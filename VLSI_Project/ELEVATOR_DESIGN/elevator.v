==> flow/design.v <==
module elevator(
	input [63:0] requested_floor,	
	input [63:0] destination_floor_elevator1,
	input [63:0] destination_floor_elevator2,
	input [63:0] current_floor_elevator1,
	input [63:0] current_floor_elevator2,
	input clk,
	input reset_elevator1,
	input in_emergency_elevator1,
	input reset_elevator2,
	input in_emergency_elevator2,
	output reg [1:0] direction_elevator1,
	output reg [1:0] direction_elevator2,
	output reg request_taken,
	output reg elevator1_status,
	output reg elevator2_status,
	output reg arrived_elevator1,
	output reg arrived_elevator2,
	output reg emergency_signal_elevator1,
	output reg emergency_signal_elevator2,
	output reg [63:0] current_floor_output_elevator1,
	output reg [63:0] current_floor_output_elevator2,
	output reg [63:0] final_floor_elevator1,
	output reg [63:0] final_floor_elevator2
	);
always @ (posedge clk) begin
	if(elevator1_status == 1'b0 && request_taken == 1'b0 && final_floor_elevator2 != requested_floor && current_floor_output_elevator1 == destination_floor_elevator1) begin
		final_floor_elevator1 = requested_floor; 
		request_taken = 1'b1;
	end
	else if (elevator2_status == 1'b0 && request_taken == 1'b0 && final_floor_elevator1 != requested_floor && current_floor_output_elevator2 == destination_floor_elevator2) begin
		final_floor_elevator2 = requested_floor; 
		request_taken = 1'b1;
	end
	if (reset_elevator1) begin
		direction_elevator1 = 2'b00;
		request_taken = 1'b0;
		arrived_elevator1 = 1'b0;
		elevator1_status = 1'b0;
		emergency_signal_elevator1 = 1'b0;
		current_floor_output_elevator1 = current_floor_elevator1;
		final_floor_elevator1 = destination_floor_elevator1;
	end
	if (in_emergency_elevator1 == 1'b1) begin
		emergency_signal_elevator1 = 1'b1;
		arrived_elevator1 = 1'b1;
		direction_elevator1 = 2'b00;
	end
	else if (in_emergency_elevator1 == 1'b0) begin
		emergency_signal_elevator1 = 1'b0;
	end
	if ((final_floor_elevator1 > current_floor_output_elevator1) && !in_emergency_elevator1) begin
		emergency_signal_elevator1 = 1'b0;
		direction_elevator1 = 2'b01;
		current_floor_output_elevator1 = current_floor_output_elevator1 << 1;
		arrived_elevator1 = 1'b0;
		elevator1_status = 1'b1;
	end
	else if ((final_floor_elevator1 < current_floor_output_elevator1) && !in_emergency_elevator1) begin
		emergency_signal_elevator1 = 1'b0;
		direction_elevator1 = 2'b10;
		current_floor_output_elevator1 = current_floor_output_elevator1 >> 1;
		arrived_elevator1 = 1'b0;
		elevator1_status = 1'b1;
	end
	else if (final_floor_elevator1 == current_floor_output_elevator1) begin
		direction_elevator1 = 2'b00;
		arrived_elevator1 = 1'b1;
		elevator1_status = 1'b0;
		request_taken = 1'b0;
	end
	if (reset_elevator2) begin
		direction_elevator2 = 2'b00;
		request_taken = 1'b0;
		arrived_elevator2 = 1'b0;
		elevator2_status = 1'b0;
		emergency_signal_elevator2 = 1'b0;
		current_floor_output_elevator2 = current_floor_elevator2;
		final_floor_elevator2 = destination_floor_elevator2;
	end
	if (in_emergency_elevator2 == 1'b1) begin
		emergency_signal_elevator2 = 1'b1;
		arrived_elevator2 = 1'b1;
		direction_elevator2 = 2'b00;
	end
	else if (in_emergency_elevator2 == 1'b0) begin
		emergency_signal_elevator2 = 1'b0;
	end
	if ((final_floor_elevator2 > current_floor_output_elevator2) && !in_emergency_elevator2) begin
		emergency_signal_elevator2 = 1'b0;
		direction_elevator2 = 2'b01;
		current_floor_output_elevator2 = current_floor_output_elevator2 << 1;
		arrived_elevator2 = 1'b0;
		elevator2_status = 1'b1;
	end
	else if ((final_floor_elevator2 < current_floor_output_elevator2) && !in_emergency_elevator2) begin
		emergency_signal_elevator2 = 1'b0;
		direction_elevator2 = 2'b10;
		current_floor_output_elevator2 = current_floor_output_elevator2 >> 1;
		arrived_elevator2 = 1'b0;
		elevator2_status = 1'b1;
	end
	else if (final_floor_elevator2 == current_floor_output_elevator2) begin
		direction_elevator2 = 2'b00;
		arrived_elevator2 = 1'b1;
		elevator2_status = 1'b0;
		request_taken = 1'b0;
	end
end
endmodule
; Reports on elevator
; The steps from the RTL of elevator to its reports follow in flow order.
; Line numbers count from 1 in the design file above.
; Operators: Yosys type, input widths -> output width; for muxes data width and select width s.
; Cell names lack the library's common part.
; Not given: -
[setup]
top_module = elevator
clock = clk
lib = sky130hd
pvt_corner = tt_025C_1v80

; Word level
; Yosys after proc, flatten, opt, wreduce and memory -nomap, before mapping. Memory bits, and registers merged into a memory's read port (data or address), are not among the register bits. Print and check cells are not counted. Equal cells are merged and count once.
[op_classes]
add_sub_neg = 0
multipliers = 0
div = 0
compare = 4
n_eq = 6
n_shift = 0
muxes = 39
bitwise = 3
reduce_logical = 20
[op_table]
columns = operator, count
row1 = $mux 64, 11
row2 = $eq 64x64->1, 4
row3 = $gt 64x64->1, 2
row4 = $lt 64x64->1, 2
row5 = $ne 64x64->1, 2
row6 = $mux 1, 20
row7 = $mux 2, 8
row8 = $logic_and 1x1->1, 10
row9 = $reduce_bool 4->1, 2
row10 = $reduce_bool 3->1, 2
row11 = $reduce_bool 2->1, 2
row12 = $reduce_or 2->1, 2
row13 = $not 1->1, 3
row14 = $logic_not 1->1, 2
[word_totals]
regBits = 267
latch_bits = 0
ram_bits = 0
romBits = 0
clocked_rd_ports_x_width = 0
mem_count = 0
inputBits = 325

; Longest topological paths
; Longest topological path by Yosys (ltp), each cell counted once; first at word level (registers and memories cut), then after technology mapping (sequential cells cut; the memories' decode and read muxes count).
[logic_depth]
ltp_word = 14
abc_area = 0
mapped_depth = 21

; Netlist
; Yosys stat after the flow's synthesis: flattened, memories mapped to cells. It holds for the ABC_AREA given above (unset counts as 0); a run with the other value may have another netlist.
[synth_totals]
stdcells = 2072
yosys_area_mm2 = 0.0184615
seq_area_mm2 = 0.0053451
ffs = 267
[types]
columns = type, count, area_total_um2
row1 = dfxtp_1, 267, 5.35E+03
row2 = mux2i_1, 229, 2.29E+03
row3 = ha_1, 128, 1.6E+03
row4 = xor2_1, 136, 1.19E+03
row5 = o21ai_1, 167, 835.802
row6 = nand2_1, 208, 780.749
row7 = xnor2_1, 86, 753.222
row8 = o311a_1, 47, 470.451
row9 = mux2_2, 41, 461.693
row10 = a32oi_1, 47, 411.645
row11 = nand4_1, 59, 369.104
row12 = o22a_1, 40, 350.336
row13 = mux2_1, 31, 349.085
row14 = inv_1, 87, 326.563
row15 = nor4_1, 45, 281.52
row16 = nor2_1, 68, 255.245
row17 = clkbuf_1, 67, 251.491
row18 = a21oi_1, 47, 235.226
; Not listed: further types 51, cells in them 272.

; Path before layout
; OpenSTA on the mapped netlist: ideal clock, no wires. The path of least setup slack (recovery checks aside). Input and output delay are each 20% of the period. Register names are those of the netlist, which keeps one name where synthesis merged equal registers.
[synth_path]
path_kind = in2reg
start = input port destination_floor_elevator1[5]
end = register current_floor_output_elevator2[39]
period_ns = 5.55
input_delay_ns = 1.110
setup_ns = 0.072
launch_ns = 1.110
arrival_ns = 5.136
setup_slack_ns = 0.342
delay_ns = 4.098
driving_pins = 21
synth_period_reached_ns = 5.208
; "delay_ns" is the arrival time less input delay plus setup time.
; "driving_pins" counts driving pins, that of a launching flip-flop among them; a cell with two outputs on the path counts twice.
; "synth_period_reached_ns" is the clock period less the worst setup slack; recovery checks do not enter. This is arithmetic on one report: input and output delays are still those of the set period (20% each).
; The rows between start and end are the longest chain of elaborated cells between them; the timing report does not say that the signal goes this way. Where chains are equally long, one stands for them.
; Each line given opens the expression or statement behind the cell; cells for indexed reads and writes are added by Yosys, which also makes memories of some case tables.
; A register here has more assigning lines than the two given.
[synth_via]
cell_sequence = nor2b_1 -> a2111o_1 -> nor4_1 -> nand4_1 -> nor3_1 -> nand2b_1 -> buf_4 -> buf_6 -> mux2i_1 -> o21ai_1 -> ha_1 -> nand4_2 -> or4_4 -> nand4b_4 -> a31oi_2 -> nor3_1 -> nand2_1 -> buf_4 -> buf_4 -> mux2_1 -> mux2i_1
elab_chain_cells = 8
cone_cells = 10
cone_classes = 2 x compare; 1 x eq/ne; 4 x mux; 3 x reduce/logical
[synth_rtl]
columns = element, line_no
row1 = "start, declared", 3  ; input [63:0] destination_floor_elevator1,
row2 = $eq 64x64->1, 27  ; if(elevator1_status == 1'b0 && request_taken == 1'b0 && final_floor_elevator2 != requested_floor && current_fl ...
row3 = $logic_and 1x1->1, 27
row4 = $mux 64, 27
row5 = $mux 64, 72  ; if (reset_elevator2) begin
row6 = $lt 64x64->1, 96  ; else if ((final_floor_elevator2 < current_floor_output_elevator2) && !in_emergency_elevator2) begin
row7 = $logic_and 1x1->1, 96
row8 = $mux 64, 96
row9 = $mux 64, 89  ; if ((final_floor_elevator2 > current_floor_output_elevator2) && !in_emergency_elevator2) begin
row10 = "end, assigned", 92  ; current_floor_output_elevator2 = current_floor_output_elevator2 << 1;
row11 = "end, assigned", 99  ; current_floor_output_elevator2 = current_floor_output_elevator2 >> 1;
row12 = "end, declared", 22  ; output reg [63:0] current_floor_output_elevator2,

; Path in the finished layout
; Path of least setup slack in the final report of record 1 (OpenROAD, finished layout, wires in). Where an end is a register, its clock arrival counts in the times.
[layout_path]
path_kind = in2reg
start = input port destination_floor_elevator2[32]
end = register current_floor_output_elevator2[10]
period_ns = 3.28
input_delay_ns = 0.66
setup_ns = 0.07
launch_ns = 0.66
arrival_ns = 5.85
setup_slack_ns = -2.09
driving_pins = 23
; The rows between start and end are the longest chain of elaborated cells between them; the timing report does not say that the signal goes this way. Where chains are equally long, one stands for them.
; A register here has more assigning lines than the two given.
[layout_via]
cell_sequence = clkdlybuf4s50_1 -> xor2_1 -> nor4_2 -> buf_4 -> nand4_1 -> nor4_4 -> buf_4 -> nand2b_4 -> buf_12 -> buf_12 -> mux2i_2 -> o21ai_2 -> ha_1 -> nand4_1 -> or4_4 -> o2111ai_4 -> a22oi_2 -> buf_4 -> a211o_4 -> buf_6 -> buf_12 -> o22a_1 -> o21ai_2
elab_chain_cells = 9
cone_cells = 11
cone_classes = 2 x compare; 1 x eq/ne; 5 x mux; 3 x reduce/logical
[layout_rtl]
columns = element, line_no
row1 = "start, declared", 4  ; input [63:0] destination_floor_elevator2,
row2 = $eq 64x64->1, 31  ; else if (elevator2_status == 1'b0 && request_taken == 1'b0 && final_floor_elevator1 != requested_floor && curr ...
row3 = $logic_and 1x1->1, 31
row4 = $mux 64, 31
row5 = $mux 64, 27  ; if(elevator1_status == 1'b0 && request_taken == 1'b0 && final_floor_elevator2 != requested_floor && current_fl ...
row6 = $mux 64, 72  ; if (reset_elevator2) begin
row7 = $lt 64x64->1, 96  ; else if ((final_floor_elevator2 < current_floor_output_elevator2) && !in_emergency_elevator2) begin
row8 = $logic_and 1x1->1, 96
row9 = $mux 64, 96
row10 = $mux 64, 89  ; if ((final_floor_elevator2 > current_floor_output_elevator2) && !in_emergency_elevator2) begin
row11 = "end, assigned", 92  ; current_floor_output_elevator2 = current_floor_output_elevator2 << 1;
row12 = "end, assigned", 99  ; current_floor_output_elevator2 = current_floor_output_elevator2 >> 1;
row13 = "end, declared", 22  ; output reg [63:0] current_floor_output_elevator2,

==> runs of elevator <==
Flow measurements of elevator on sky130hd: 2 stored runs with different settings, listed in no order. Input and output delays are each 20% of the period that was set; the output load is 0.01 pF.
"worst_path_allowed_less_slack_ns": the worst setup path's part of the clock period (all of it between registers, 20% less for each end at a port) less its slack. A launch clock that arrives late makes it longer, a capture clock that arrives late makes it shorter.
"totalPower_uw": no workload was simulated; the value follows from the tool's default switching activity.

# record 1
==> flow/run.sh <==
#!/bin/bash
# the make line also repeats the synthesis and layout settings of config.mk as NAME=value (left out here)
make -C /OpenROAD-flow-scripts/flow DESIGN_CONFIG=/design/flow/config.mk WORK_HOME=/design/flow/orfs CLKGATE_MAP_FILE= finish
==> flow/config.mk <==
export PLATFORM = sky130hd
export DESIGN_NAME = elevator
export DESIGN_NICKNAME = elevator
export VERILOG_FILES = /design/flow/design.v
export SDC_FILE = /design/flow/constraint.sdc
export NUM_CORES = 4
export LEC_CHECK = 0
export CAP_MARGIN = 30
export CORE_MARGIN = 10
export CORE_UTILIZATION = 34
export CTS_CLUSTER_DIAMETER = 246
export MAX_ROUTING_LAYER = met5
export SETUP_SLACK_MARGIN = 0.8
export SLEW_MARGIN = 20
export TNS_END_PERCENT = 35
==> flow/constraint.sdc <==
create_clock -name core_clock -period 3.28 [get_ports {clk}]
set_input_delay 0.6560 -clock core_clock [delete_from_list [all_inputs] [get_ports {clk}]]
set_output_delay 0.6560 -clock core_clock [all_outputs]
set_load 0.01 [all_outputs]

==> record 1: results <==
synthArea_mm2=0.0184615
final_die_area_mm2=0.0640191
post_route_stdcell_area_mm2=0.0372995
fin_ws_ns=-2.093
fin_hold_ws_ns=0.429
totalPower_uw=19427
worst_path_allowed_less_slack_ns=4.72
worst_path_kind="in2reg"

# record 2
==> flow/run.sh <==
#!/bin/bash
# the make line also repeats the synthesis and layout settings of config.mk as NAME=value (left out here)
make -C /OpenROAD-flow-scripts/flow DESIGN_CONFIG=/design/flow/config.mk WORK_HOME=/design/flow/orfs CLKGATE_MAP_FILE= finish
==> flow/config.mk <==
export PLATFORM = sky130hd
export DESIGN_NAME = elevator
export DESIGN_NICKNAME = elevator
export VERILOG_FILES = /design/flow/design.v
export SDC_FILE = /design/flow/constraint.sdc
export NUM_CORES = 4
export LEC_CHECK = 0
export CAP_MARGIN = 20
export CELL_PAD_IN_SITES_DETAIL_PLACEMENT = 2
export CORE_MARGIN = 2
export CORE_UTILIZATION = 32
export CTS_CLUSTER_SIZE = 21
export GPL_TIMING_DRIVEN = 1
export MIN_ROUTING_LAYER = met1
export SETUP_SLACK_MARGIN = 1.19
export SLEW_MARGIN = 30
export TNS_END_PERCENT = 100
==> flow/constraint.sdc <==
create_clock -name core_clock -period 4.46 [get_ports {clk}]
set_input_delay 0.8920 -clock core_clock [delete_from_list [all_inputs] [get_ports {clk}]]
set_output_delay 0.8920 -clock core_clock [all_outputs]
set_load 0.01 [all_outputs]

==> record 2: results <==
outcome="not finished: clock tree synthesis ended with error DPL-0033"
